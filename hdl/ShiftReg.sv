==> flow/design.v <==
`timescale 1ns/1ps
module ShiftReg #(
  parameter N=4,       
  parameter M=4        
)(
  input  bit           Clk, Clr,
  input  logic [N-1:0] SI,
  output logic [N-1:0] SO
);
  logic [M-1:0][N-1:0] temp;
  always @(posedge Clk) begin
    if (Clr) 
      temp = '0;
    else begin
      temp <<= N;
      temp[0] = SI;
    end
  end
  assign SO = temp[M-1];
endmodule
## Step by step through the tools: ShiftReg

Tool output for the design above, in the order of the flow.
Line numbers count from 1 in the design file above.
Operators carry their Yosys type and port widths (W data, S select, Z words).
Library cell names are shortened.
A cell with - has no value.

| inputs | value |
|---|---|
| top module | ShiftReg |
| clock port | Clk |
| library | sky130hd |
| corner | tt_025C_1v80 |

## Word level

Yosys after proc, flatten, opt, wreduce and memory -nomap, before mapping. Enables and synchronous resets that opt folds into registers are not counted as muxes. Memory bits, and registers merged into a memory's read port (data or address), are not among the register bits. Print and check cells are not counted. Equal cells are merged and count once.

| bit counts | value |
|---|---|
| bits in registers | 16 |
| input port bits | 6 |
| output and inout bits | 4 |
| cells after elaboration | 2 |

## Longest topological paths

Longest topological path by Yosys (ltp), each cell counted once; first at word level (registers and memories cut), then after technology mapping (sequential cells cut; the memories' decode and read muxes count).

| depth | value |
|---|---|
| depth after elaboration | 0 |
| ABC_AREA | 0 |
| gate-level depth with buffers | 2 |
| gate-level depth less buffers | 1 |

## After synthesis

The flow's flattened synthesis, as Yosys stat reports it; memories are mapped. The netlist is that of the ABC_AREA named above (0 if unset); the other value can give another one.
Totals and module areas in this step are rounded.

| mapped netlist | value |
|---|---|
| cell count | 37 |
| mapped area | 0.000494 mm2 |
| area of sequential cells | 0.00032 mm2 |
| flip-flops | 16 |
| buffer cells | 5 |

Cell types:

| cell | number | total area (um2) |
|---|---|---|
| dfxtp_1 | 16 | 320.307 |
| nor2b_2 | 7 | 61.309 |
| and2b_2 | 6 | 52.55 |
| buf_4 | 4 | 30.029 |
| nor2b_1 | 3 | 18.768 |
| buf_6 | 1 | 11.261 |

## Path before layout

Source: OpenSTA report_checks on the synthesized netlist (no wires, ideal clock, input and output delay 20% of the period each), path of least setup slack; recovery checks are left aside. Register names are those of the netlist, which keeps one name where synthesis merged equal registers.

| timing after synthesis | value |
|---|---|
| path kind | reg2reg |
| start point | reg temp |
| end point | reg temp |
| clock period | 732 ps |
| library setup time | 116 ps |
| time at the first pin | 0 ps |
| arrival time | 437 ps |
| required time | 616 ps |
| slack | 180 ps |
| path delay | 553 ps |
| stages on the path | 2 |
| buffers on the path | 0 |
| synthesis period reached | 552 ps |

"path delay" is the arrival time less input delay plus setup time.
"stages on the path" counts driving pins, that of a launching flip-flop among them; a cell with two outputs on the path counts twice.
"synthesis period reached" is the clock period less the worst setup slack; recovery checks do not enter. This is arithmetic on one report: input and output delays are still those of the set period (20% each).
An end named without its bit number is one bit of that signal or, where synthesis recoded a state register, one of its new flip-flops.

| on the way, after synthesis | value |
|---|---|
| path through | dfxtp_1 > and2b_2 |
| length of the longest elaborated chain | 0 |
| elaborated cells on any way between the ends | 0 |
| RTL lines with such cells | 0 |

RTL lines, path after synthesis:

| item | line | source |
|---|---|---|
| start: declaration | 10 | `logic [M-1:0][N-1:0] temp;` |
| start: assignment | 13 | `temp = '0;` |
| end: assignment | 13 |  |
| end: declaration | 10 |  |

## Worst path after layout

From the final timing report of entry A: the path of least setup slack in the routed layout; clock arrival at registers is part of the times.
The report prints the path's times to 10 ps; the period is as set.

| timing post-layout | value |
|---|---|
| path kind | reg2out |
| start point | reg temp |
| end point | out SO[2] |
| clock period | 564 ps |
| output delay | 110 ps |
| time at the first pin | 280 ps |
| arrival time | 710 ps |
| required time | 450 ps |
| slack | -260 ps |
| stages on the path | 2 |
| buffers on the path | 1 |

An end named without its bit number is one bit of that signal or, where synthesis recoded a state register, one of its new flip-flops.

| on the way, post-layout | value |
|---|---|
| path through | dfxtp_2 > buf_6 |
| length of the longest elaborated chain | 0 |
| elaborated cells on any way between the ends | 0 |
| RTL lines with such cells | 0 |

RTL lines, path post-layout:

| item | line | source |
|---|---|---|
| start: declaration | 10 | `logic [M-1:0][N-1:0] temp;` |
| start: assignment | 13 | `temp = '0;` |
| end: declaration | 8 | `output logic [N-1:0] SO` |

Ticket comment

Settings and measured results of 2 stored flow runs for module ShiftReg (sky130hd), not sorted in any way. The constraints put input and output delay at 20% of the set period each and load the outputs with 0.01 pF.
"clock period reached": clock period set for the run, less the worst setup slack. It is reckoned from that one timing run; input and output delays stay at 20% of the period that was set.
"time on the worst setup path": the worst setup path's part of the clock period (all of it between registers, 20% less for each end at a port) less its slack. A launch clock that arrives late makes it longer, a capture clock that arrives late makes it shorter.
"power consumption" is the tool's figure for a default switching activity; nothing was simulated.
"time on the worst setup path" is known to 10 ps.
The results are shown rounded.

#### Entry A

| setting | value |
|---|---|
| period_ns | `0.564` |
| SETUP_SLACK_MARGIN | `-0.05` |
| CAP_MARGIN | `20` |
| CORE_MARGIN | `2` |
| CORE_UTILIZATION | `40` |
| SLEW_MARGIN | `20` |

| result | value |
|---|---|
| chip area in the Yosys report | 0.000494 mm2 |
| worst hold slack in the final report | 95 ps |
| power consumption | 2000 µW |
| final setup TNS | -1060 ps |
| time on the worst setup path | 710 ps |
| critical path kind | reg2out |
| clock period reached | 827 ps |
| die area | 0.00153 mm2 |
| smallest setup slack | -263 ps |
| utilization after routing | 53.4% |

#### Entry B

| setting | value |
|---|---|
| period_ns | `0.733` |
| CORE_UTILIZATION | `38` |
| SETUP_SLACK_MARGIN | `0.16` |
| PLACE_DENSITY | `0.59` |
| CELL_PAD_IN_SITES_GLOBAL_PLACEMENT | `1` |
| GPL_TIMING_DRIVEN | `1` |
| GPL_ROUTABILITY_DRIVEN | `1` |
| CAP_MARGIN | `10` |
| SLEW_MARGIN | `40` |
| CORE_MARGIN | `2` |

| result | value |
|---|---|
| chip area in the Yosys report | 0.000494 mm2 |
| worst hold slack in the final report | 409 ps |
| power consumption | 1540 µW |
| final setup TNS | -485 ps |
| time on the worst setup path | 710 ps |
| critical path kind | reg2out |
| clock period reached | 856 ps |
| die area | 0.00161 mm2 |
| smallest setup slack | -123 ps |
| utilization after routing | 51.2% |
